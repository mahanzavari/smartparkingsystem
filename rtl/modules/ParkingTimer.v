==> flow/design.v <==
`timescale 1ns / 1ps
module ParkingTimer (
    input clk,                     
    input reset,                   
    input [3:0] car_entry,          
    input [3:0] car_exit,           
    output reg [15:0] display_time  
);
    reg [15:0] slot_timer [3:0];    
    reg [3:0] active_slots;         
    reg [23:0] display_timer;       
    reg [1:0] display_slot;         
    reg display_active;             
    always @(posedge clk or posedge reset) begin
        if (reset) begin
            slot_timer[0] <= 16'd0;
            slot_timer[1] <= 16'd0;
            slot_timer[2] <= 16'd0;
            slot_timer[3] <= 16'd0;
            active_slots <= 4'b0;
            display_timer <= 24'd0;
            display_slot <= 2'd0;
            display_active <= 1'b0;
        end else begin
            active_slots <= (active_slots | car_entry) & ~car_exit;
            if (active_slots[0]) slot_timer[0] <= slot_timer[0] + 1;
            if (active_slots[1]) slot_timer[1] <= slot_timer[1] + 1;
            if (active_slots[2]) slot_timer[2] <= slot_timer[2] + 1;
            if (active_slots[3]) slot_timer[3] <= slot_timer[3] + 1;
            if (|car_exit) begin
                display_active <= 1'b1;  
                display_timer <= 24'd0;  
                case (1'b1)  
                    car_exit[0]: display_slot <= 2'b00;
                    car_exit[1]: display_slot <= 2'b01;
                    car_exit[2]: display_slot <= 2'b10;
                    car_exit[3]: display_slot <= 2'b11;
                endcase
            end
            if (display_active) begin
                if (display_timer == 24'd15_000_000) begin  
                    display_active <= 1'b0;  
                end else begin
                    display_timer <= display_timer + 1; 
                end
            end
        end
    end
    always @(*) begin
        if (display_active) begin
            case (display_slot)
                2'b00: display_time = slot_timer[0]; 
                2'b01: display_time = slot_timer[1]; 
                2'b10: display_time = slot_timer[2]; 
                2'b11: display_time = slot_timer[3]; 
                default: display_time = 16'd0;       
            endcase
        end else begin
            display_time = 16'd0;  
        end
    end
endmodule
Step by step through the tools: ParkingTimer
Tool output for the design above, in the order of the flow.
Line numbers count from 1 in the design file above.
Operators: Yosys type, input widths -> output width; for muxes data width and select width s.
Library cell names are shortened.
A cell with n/a has no value.
- top: ParkingTimer
- clock: clk
- standard-cell library: sky130hd
- library corner: tt_025C_1v80

Elaborated design
Source: Yosys, flattened and elaborated. Widths are those after wreduce. Registers that Yosys merges into a memory's read port (data or address) are not register bits. Print and check cells do not count.
- add/subtract/negate cells: 5
- multipliers at 0
- div/mod/pow operators: 0
- $lt $le $gt $ge: 0
- noted equality and inequality tests: 4
- noted shift operators: 0
- muxes and demuxes: 12
- bitwise operators: 3
- reduce/logical cells: 4
- operators by type and width (kind ; count):
    $mux 24 ; 3
    $add 16x1->16 const B ; 4
    $pmux 16 s4 ; 1
    $add 24x1->24 const B ; 1
    $eq 24x24->1 const B ; 1
    $mux 16 ; 1
    $mux 2 ; 4
    $eq 2x2->1 const B ; 2
    $and 4x4->4 ; 1
    $or 4x4->4 ; 1
    $not 4->4 ; 1
    $reduce_bool 4->1 ; 1
    $reduce_or 4->1 ; 1
    $mux 1 ; 3
    $eq 2x1->1 const B ; 1
    $logic_not 2->1 ; 1
    $reduce_and 2->1 ; 1
- noted register bits: 95
- bits in latches: 0
- RAM bits at 0
- memory bits (read-only) at 0
- clocked read ports x word width: 0
- memories kept at 0
- input port bits: 10
- output and inout bits: 16
- noted cells after elaboration: 36

Longest topological paths
Longest topological path by Yosys (ltp), each cell counted once; first at word level (registers and memories cut), then after technology mapping (sequential cells cut; the memories' decode and read muxes count).
- noted depth after elaboration: 4
- ABC_AREA: 0
- mapped depth: 9
- noted gate-level depth less buffers: 7

Mapped cells and area
Yosys stat after the flow's synthesis: flattened, memories mapped to cells. It holds for the ABC_AREA given above (unset counts as 0); a run with the other value may have another netlist.
- standard cells after synthesis at 467
- cell area after synthesis: 0.0047633 mm²
- sequential part of the area: 0.0024023 mm²
- noted flip-flop cells: 96
- cell types (cell ; count ; area in all (µm²)):
    dfrtp_1 ; 96 ; 2.4E+03
    xnor2_1 ; 51 ; 446.678
    nand3_1 ; 53 ; 265.254
    xor2_1 ; 30 ; 262.752
    nand4_1 ; 28 ; 175.168
    a222oi_1 ; 16 ; 160.154
    nand2_1 ; 41 ; 153.898
    nor2_1 ; 32 ; 120.115
    a21oi_1 ; 19 ; 95.091
    o21ai_1 ; 18 ; 90.086
    ha_1 ; 6 ; 75.072
    clkbuf_1 ; 14 ; 52.55
    nor4_2 ; 4 ; 50.048
    buf_6 ; 4 ; 45.043
    mux2_2 ; 4 ; 45.043
    and3_1 ; 7 ; 43.792
    and4_1 ; 5 ; 43.792
    nor3_1 ; 7 ; 35.034
Other cell types: 16; their cells: 32.

Worst setup path after synthesis
Source: OpenSTA report_checks on the synthesized netlist (no wires, ideal clock, input and output delay 20% of the period each), path of least setup slack; recovery checks are left aside. Register names are those of the netlist, which keeps one name where synthesis merged equal registers.
- path type: register to output
- start point: reg (name not given)
- end point: out display_time[10]
- noted period: 2.08 ns
- noted external output delay: 0.416 ns
- data arrival time at 1.465 ns
- noted data required time: 1.664 ns
- setup slack: 0.199 ns
- delay of the path: 1.465 ns
- noted stages on the path: 6
- noted path buffers: 2
- period reached after synthesis at 1.881 ns
"delay of the path" is the arrival time less input delay plus setup time.
A path that ends at an output port has no setup time.
"stages on the path" counts driving pins, that of a launching flip-flop among them; a cell with two outputs on the path counts twice.
"period reached after synthesis" = period - worst setup slack (recovery checks aside). The figure is calculated, with input and output delays left at 20% of the set period.
- cell sequence: dfrtp_1 > clkbuf_1 > nor3_2 > clkbuf_1 > nand2_1 > a21oi_1
- ends and longest elaborated chain, after synthesis (what ; RTL line ; source):
    end: declaration ; 7 ; output reg [15:0] display_time
Chain of elaborated cells between the ends: none given.

Worst path after layout
Path of least setup slack in the final report of stored run 1 (OpenROAD, finished layout, wires in). Where an end is a register, its clock arrival counts in the times.
- path type: register to output
- start point: reg (name not given)
- end point: out display_time[5]
- noted period: 1.89 ns
- noted external output delay: 0.38 ns
- data arrival time at 1.69 ns
- noted data required time: 1.51 ns
- setup slack: -0.18 ns
- noted stages on the path: 5
- noted path buffers: 2
- cell sequence: dfrtp_2 > buf_6 > a222oi_1 > a21oi_1 > buf_2
- ends and longest elaborated chain, post-layout (what ; RTL line ; source):
    end: declaration ; 7 ; output reg [15:0] display_time
Chain of elaborated cells between the ends: none given.

Record of 2 stored runs of the RTL-to-layout flow on ParkingTimer, platform sky130hd. The runs are unordered. Constraints: input delay and output delay 20% of the set period each, output load 0.01 pF.
By "achieved clock period" is meant the clock period of the run minus its worst setup slack. This is arithmetic on one report: input and output delays are still those of the set period (20% each).
"worst path time": the worst setup path's part of the clock period (all of it between registers, 20% less for each end at a port) less its slack. A launch clock that arrives late makes it longer, a capture clock that arrives late makes it shorter.

Stored run 1
Settings were period_ns = 1.89; SETUP_SLACK_MARGIN = 0.17; CAP_MARGIN = 20; CORE_MARGIN = 2; CORE_UTILIZATION = 40; SLEW_MARGIN = 20
- worst hold slack in the final report: 0.483 ns
- sum of negative setup slack: -1.670 ns
- noted the netlist area reported by Yosys: 0.0047633 mm²
- worst path time: 1.69 ns
- kind of the worst setup path: register to output
- overall die area at 0.0127973 mm²
- worst setup slack after layout: -0.176 ns
- achieved clock period at 2.066 ns
- utilization of the finished layout at 54.6 %

Stored run 2
Settings were period_ns = 3.35; CORE_UTILIZATION = 72; CORE_ASPECT_RATIO = 0.74; CELL_PAD_IN_SITES_GLOBAL_PLACEMENT = 2; CELL_PAD_IN_SITES_DETAIL_PLACEMENT = 1; TNS_END_PERCENT = 5; GPL_ROUTABILITY_DRIVEN = 0; CTS_CLUSTER_SIZE = 40; CAP_MARGIN = 30; MAX_ROUTING_LAYER = met4; CORE_MARGIN = 2; SLEW_MARGIN = 20
- not finished: placement ended with error GPL-0301
