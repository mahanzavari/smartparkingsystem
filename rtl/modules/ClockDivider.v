==> flow/design.v <==
module ClockDivider(
    input clk,
    input reset,
    output reg clk_1Hz,
    output reg clk_2Hz,
	output reg clk_4Hz,
    output reg clk_50Hz,
    output reg clk_500Hz
);
    reg [25:0] counter_1Hz;
	reg [25:0] counter_2Hz;
	reg [25:0] counter_4Hz;
    reg [25:0] counter_50Hz;
    reg [25:0] counter_500Hz;
    initial begin
        clk_1Hz = 0;
        clk_2Hz = 0;
		clk_4Hz = 0;
        clk_50Hz = 0;
        clk_500Hz = 0;
    end
	  always @(posedge clk or posedge reset) begin
        if (reset) begin
            counter_1Hz <= 0;
            counter_2Hz <= 0;
			counter_4Hz <= 0;
            counter_50Hz <= 0;
            counter_500Hz <= 0;
        end else begin
            if (counter_1Hz >= 20_000_000) begin
                clk_1Hz <= ~clk_1Hz;
                counter_1Hz <= 0;
            end else begin
				counter_1Hz <= counter_1Hz + 1;
            end
            if (counter_2Hz >= 10_000_000) begin
                clk_2Hz <= ~clk_2Hz;
                counter_2Hz <= 0;
            end else begin
                counter_2Hz <= counter_2Hz + 1;
            end
				if (counter_4Hz >= 5_000_000) begin
					clk_4Hz <= ~clk_4Hz;
					counter_4Hz <= 0;
				end else begin
					counter_4Hz <= counter_4Hz + 1;
					end
            if (counter_50Hz >= 400_000) begin
                clk_50Hz <= ~clk_50Hz;
                counter_50Hz <= 0;
				end else begin
                counter_50Hz <= counter_50Hz + 1;
            end
            if (counter_500Hz >= 40_000) begin
                clk_500Hz <= ~clk_500Hz;
                counter_500Hz <= 0;
            end else begin
                counter_500Hz <= counter_500Hz + 1;
            end
        end
    end
endmodule
# == Reports on ClockDivider ==
# Tool output for the design above, in the order of the flow.
# Line numbers count from 1 in the design file above.
# Library cell names are shortened.
# The mark n/a stands for no value.
# setup
design,ClockDivider
clk_port,clk
cell_library,sky130hd
lib_corner,tt_025C_1v80

# == After elaboration ==
# Yosys after proc, flatten, opt, wreduce and memory -nomap, before mapping. Enables and synchronous resets that opt folds into registers are not counted as muxes. Memory bits, and registers merged into a memory's read port (data or address), are not among the register bits. Print and check cells are not counted. Equal cells are merged and count once.
# classes
add_sub_neg,5
compare,5
muxes,5
bitwise,6
n_reduce_logical,5
# ops
cell,count
adder 26 x 1 -> 26 bit (second input constant),5
two-way mux 26 bit,5
>= comparator 26 x 16 -> 1 bit (second input constant),1
>= comparator 26 x 19 -> 1 bit (second input constant),1
>= comparator 26 x 23 -> 1 bit (second input constant),1
>= comparator 26 x 24 -> 1 bit (second input constant),1
>= comparator 26 x 25 -> 1 bit (second input constant),1
AND reduction 2 bit,5
NOT 1 bit,6
# word_totals
regBits,135
inputBits,2
out_inout_bits,5
word_cells,36

# == Depth ==
# Depth = most cells in a row (Yosys ltp): at word level without a register or memory, in the mapped netlist without a sequential cell, where the memories' decode and read muxes count.
# logic_depth
depth_word,2
abc_area,0
mapped_depth,6
mapped_depth_nobuf,5

# == After synthesis ==
# Yosys stat after the flow's synthesis: flattened, memories mapped to cells. It holds for the ABC_AREA given above (unset counts as 0); a run with the other value may have another netlist.
# Totals and module areas in this step are rounded.
# by_type
cell_type,count,type_area_um2
dfrtp_1,130,3253.12
xnor2_1,42,367.853
nor3_1,49,245.235
nor2_1,57,213.955
xor2_1,21,183.926
edfxtp_1,5,150.144
or3_1,24,150.144
nand2_1,39,146.39
nand4_1,22,137.632
ha_1,10,125.12
nand3_1,25,125.12
nor4_1,20,125.12
inv_1,33,123.869
o21ai_0,24,120.115
a21oi_1,22,110.106
or4_1,14,105.101
a211oi_1,12,90.086
clkbuf_1,15,56.304
# Not listed: further types 26, cells in them 66.
# synth_totals
stdcells,630
synth_area_um2,6345
seq_area_um2,3403
flip_flops,135
buf_cells,20

# == Timing after synthesis ==
# Source: OpenSTA report_checks on the synthesized netlist (no wires, ideal clock, input and output delay 20% of the period each), path of least setup slack; recovery checks are left aside. Register names are those of the netlist, which keeps one name where synthesis merged equal registers.
# synth_path
kind,in2reg
startpoint,input port reset
endpoint,register clk_1Hz
clock_period_ps,9960
in_delay_ps,1992
setup_time_ps,306
t_first_pin_ps,1992
t_arrival_ps,5099
t_required_ps,9654
setup_slack_ps,4556
delay_ps,3413
path_stages,2
n_path_buf,0
synth_period_reached_ps,5404
# "delay_ps" = arrival - input delay + setup time.
# "path_stages" counts driving pins, that of a launching flip-flop among them; a cell with two outputs on the path counts twice.
# "synth_period_reached_ps" is the clock period less the worst setup slack; recovery checks do not enter. This is arithmetic on one report: input and output delays are still those of the set period (20% each).
# Between the ends stands the longest chain of elaborated cells between them, by number of cells; it is not shown to be the way that was timed. Of several equally long chains one is given.
# A line is the first line of the expression or statement that the cell stems from. Yosys adds cells for indexed reads and writes and turns some case tables into memories.
# synth_between
cell_sequence,inv_1 > and2_1
elab_chain_len,2
cone_cells,2
cone_lines,0
cone_classes,logic: 1; reduce/logical: 1
# synth_lines
item,line_no,rtl
start: declaration,3,"input reset,"
NOT 1 bit,n/a,
AND reduction 2 bit,n/a,
end: assignment,31,clk_1Hz <= ~clk_1Hz;
end: declaration,4,"output reg clk_1Hz,"

# == Worst path after layout ==
# From the final timing report of flow run A: the path of least setup slack in the routed layout; clock arrival at registers is part of the times.
# The report prints the path's times to 10 ps; the period is as set.
# layout_path
kind,reg2reg
startpoint,register counter_4Hz[0]
endpoint,register counter_4Hz[20]
clock_period_ps,4810
setup_time_ps,130
t_first_pin_ps,420
t_arrival_ps,2850
t_required_ps,5100
setup_slack_ps,2250
path_stages,6
n_path_buf,0
# Between the ends stands the longest chain of elaborated cells between them, by number of cells; it is not shown to be the way that was timed. Of several equally long chains one is given.
# At most two assigning lines are given for a register; there are more.
# layout_between
cell_sequence,dfrtp_1 > ha_1 > nand4_2 > or4_4 > or4_1 > a211oi_1
elab_chain_len,2
cone_cells,3
cone_lines,2
cone_classes,add/sub: 1; compare: 1; mux: 1
# layout_lines
item,line_no,rtl
start: declaration,12,reg [25:0] counter_4Hz;
start: assignment,26,counter_4Hz <= 0;
start: assignment,46,counter_4Hz <= counter_4Hz + 1;
adder 26 x 1 -> 26 bit,46,
two-way mux 26 bit,42,if (counter_4Hz >= 5_000_000) begin
end: assignment,44,counter_4Hz <= 0;
end: assignment,46,
end: declaration,12,

# 2 stored runs of ClockDivider in the flow (synthesis by Yosys, layout by OpenROAD, sky130hd cells), in arbitrary order. Constraints: input delay and output delay 20% of the set period each, output load 0.01 pF.
# By "achievedPeriod_ps" is meant the clock period of the run minus its worst setup slack. This is arithmetic on one report: input and output delays are still those of the set period (20% each).
# "design_power_uw" is the tool's figure for a default switching activity; nothing was simulated.
# The results are shown rounded.
# A setting shown as n/a is not set for that run.
name,flow run A,flow run B
period_ns,4.81,5.68
CORE_UTILIZATION,46,40
SETUP_SLACK_MARGIN,0.68,n/a
CELL_PAD_IN_SITES_GLOBAL_PLACEMENT,0,n/a
CELL_PAD_IN_SITES_DETAIL_PLACEMENT,2,n/a
GPL_TIMING_DRIVEN,1,n/a
CTS_CLUSTER_DIAMETER,304,n/a
CAP_MARGIN,20,20
CORE_MARGIN,2,2
SLEW_MARGIN,20,20
finish.stdcell_area_um2,7385,7358
design.die.area_um2,14750,16890
setupTns_ps,0,0
achievedPeriod_ps,2556,2495
ws_setup_ps,2254,3185
design_power_uw,2810,2235
yosys.chip_area_um2,6345,6345
