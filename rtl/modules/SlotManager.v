==> flow/design.v <==
module SlotManager (
    input clk,                        
    input reset,                      
    input [3:0] slot_update,          
    input timer_status,               
    output reg [3:0] slot_status,     
    output reg [3:0] available_slots  
);
    initial begin
        slot_status = 4'b0000;       
        available_slots = 4;         
    end  
    always @(posedge clk or posedge reset) begin 
        if (reset) begin  
            slot_status <= 4'b0000;
            available_slots <= 4;
        end else begin
            if (timer_status) begin
                if (!slot_status[slot_update]) begin 
                    slot_status[slot_update] <= 1;
                    available_slots <= available_slots - 1;  
                end
            end else begin
                if (slot_status[slot_update]) begin
                    slot_status[slot_update] <= 0;
                    available_slots <= available_slots + 1;
                end
            end
        end
    end
endmodule
* From RTL to reports: SlotManager
What the tools print for SlotManager, step after step.
Line numbers count from 1 in the design file above.
Operators carry their Yosys type and port widths (W data, S select, Z words).
Library cell names are shortened.
A cell with -- has no value.
- Top :: SlotManager
- Clock port :: clk
- Cell library :: sky130hd
- Corner :: tt_025C_1v80

* Elaborated design
Yosys after proc, flatten, opt, wreduce and memory -nomap, before mapping. Memory bits, and registers merged into a memory's read port (data or address), are not among the register bits. Print and check cells are not counted. Equal cells are merged and count once.
- Bits in latches :: 0
- Word width x clocked read ports :: 0
- Bits in writable memories :: 0
- Output and inout port bits :: 8
- Memory bits (read-only) :: 0
- Memory cells :: 0
- Register bits :: 8
- Bits of input ports :: 7
- Bitwise operators :: 4
- $lt $le $gt $ge :: 0
- Shifts and indexed selects :: 3
- $add $sub $neg :: 3
- Reductions and logical operators :: 2
- Multipliers :: 0
- Muxes and demuxes :: 6
- Div/mod/pow operators :: 0
- Equality and inequality tests :: 1
** Operators with widths (number)
- $mux W4 :: 6
- $shift A1 B5 Y4 const A :: 2
- $or A4 B4 Y4 :: 2
- $neg A4 Y5 :: 1
- $add A4 B1 Y4 const B :: 1
- $sub A4 B1 Y4 const B :: 1
- $and A4 B4 Y4 :: 1
- $shiftx A4 B4 Y1 :: 1
- $not A4 Y4 :: 1
- $ne A2 B2 Y1 const B :: 1
- $reduce_and A2 Y1 :: 1
- $reduce_bool A2 Y1 :: 1

* Depth
Yosys ltp: most cells in a row. Word level: on the elaborated netlist, between registers, memories and ports. Mapped: between sequential cells and ports; inverters and the memories' decode and read muxes count.
- Word-level depth :: 7
- ABC_AREA :: 0
- Mapped depth :: 6

* Netlist
Source: synth_stat.txt of the flow (Yosys; design flattened, memories mapped). It holds for the ABC_AREA given above (unset counts as 0); a run with the other value may have another netlist.
** Cell types (number)
- dfrtp_1 :: 7
- ha_1 :: 3
- dfstp_2 :: 1
- inv_1 :: 7
- nand2_1 :: 7
- xnor2_1 :: 3
- xor2_1 :: 3
- mux4_2 :: 1
- fa_1 :: 1
- nor4_1 :: 2
- or3_1 :: 2
- a21oi_1 :: 2
- o21ai_0 :: 2
- or4b_2 :: 1
- a2111oi_0 :: 1
- a2bb2oi_1 :: 1
- a32oi_1 :: 1
- o22a_1 :: 1
Not listed: further types 12, cells in them 13.
- Sequential area :: 0.0002014 mm^2
- Cells in the netlist :: 59
- Mapped area :: 0.0005643 mm^2
- Flip-flops :: 8

* Path before layout
Path of least setup slack by OpenSTA after synthesis, without wires, with an ideal clock, recovery checks aside; 20% of the period is set as input and as output delay. Where synthesis merged equal registers, the netlist keeps one of their names.
- Path type :: input to register
- From :: input port slot_update[0]
- To :: register (no name shown)
- Data required time :: 1.699 ns
- Stages :: 5
- Path buffers :: 0
- Delay of the path :: 1.562 ns
- Path slack :: -0.106 ns
- Data arrival time :: 1.805 ns
- Clock period :: 1.82 ns
- Setup time :: 0.121 ns
- External input delay :: 0.364 ns
- Synthesis period reached :: 1.926 ns
"delay of the path" is the arrival time less input delay plus setup time.
"stages": output pins that drive a net of the path, with the launching flip-flop's if there is one; two outputs of one cell count as two.
"synthesis period reached" = period - worst setup slack (recovery checks aside). The figure is calculated, with input and output delays left at 20% of the set period.
- Cell sequence :: inv_1 -> ha_1 -> or4b_2 -> o31a_1 -> o22a_1
** Ends and longest elaborated chain, after synthesis
- from (decl) :: line 4 : input [3:0] slot_update,
No chain of elaborated cells between the ends is given.

* Timing after layout
Path of least setup slack in the final report of stored run 1 (OpenROAD, finished layout, wires in). Where an end is a register, its clock arrival counts in the times.
- Path type :: register to register
- From :: register (no name shown)
- To :: register available_slots[3]
- Clock period :: 1.39 ns
- Data required time :: 1.57 ns
- Data arrival time :: 1.77 ns
- Stages :: 5
- Path slack :: -0.21 ns
- Path buffers :: 0
- Setup time :: 0.08 ns
At most two assigning lines are given for a register; there are more.
- Cell sequence :: dfrtp_1 -> mux4_2 -> a21boi_2 -> a32oi_2 -> xnor2_1
** Ends and longest elaborated chain, post-layout
- to (assign) :: line 21 : available_slots <= available_slots - 1;
- to (assign) :: line 26 : available_slots <= available_slots + 1;
- to (decl) :: line 7 : output reg [3:0] available_slots
No chain of elaborated cells between the ends is given.

==> runs of SlotManager <==
Flow measurements of SlotManager on sky130hd: 2 stored runs with different settings, listed in no order. Input and output delays are each 20% of the period that was set; the output load is 0.01 pF.
"reached clock period": clock period set for the run, less the worst setup slack. It is reckoned from that one timing run; input and output delays stay at 20% of the period that was set.
"critical setup path time" is the time allowed to the run's worst setup path (the clock period less input and output delay, where it has them) less its slack. Clock arrival times count: a late capture clock shortens it, a late launch clock lengthens it.
"total power after layout" rests on the timing tool's default activity at the inputs, not on a simulated workload.

** Stored run 1
- Settings :: period_ns=1.39; CORE_UTILIZATION=29; GPL_ROUTABILITY_DRIVEN=1; CTS_CLUSTER_SIZE=54; MIN_ROUTING_LAYER=met2; CAP_MARGIN=20; CORE_MARGIN=2; SLEW_MARGIN=20
- Utilization after routing :: 0.556
- Setup slack of the critical path :: -0.207 ns
- Standard-cell area of the final layout :: 0.000991 mm^2
- Critical setup path time :: 1.60 ns
- Critical path kind :: register to register
- Total power after layout :: 0.001199 W
- Total die area :: 0.0023146 mm^2
- Reached clock period :: 1.597 ns
- Synthesis area :: 0.0005643 mm^2
- Final setup TNS :: -0.917 ns

** Stored run 2
- Settings :: period_ns=2.04; CORE_UTILIZATION=32; SETUP_SLACK_MARGIN=-0.05; PLACE_DENSITY=0.53; CORE_ASPECT_RATIO=1.67; CORE_MARGIN=8; ABC_AREA=0; GPL_TIMING_DRIVEN=0; CTS_CLUSTER_SIZE=98; CTS_CLUSTER_DIAMETER=69; CAP_MARGIN=20; SLEW_MARGIN=20
- Utilization after routing :: 0.449
- Setup slack of the critical path :: 0.077 ns
- Standard-cell area of the final layout :: 0.000747 mm^2
- Critical setup path time :: 1.55 ns
- Critical path kind :: input to register
- Total power after layout :: 0.0007026 W
- Total die area :: 0.0034075 mm^2
- Reached clock period :: 1.963 ns
- Synthesis area :: 0.0005643 mm^2
- Final setup TNS :: 0.000 ns
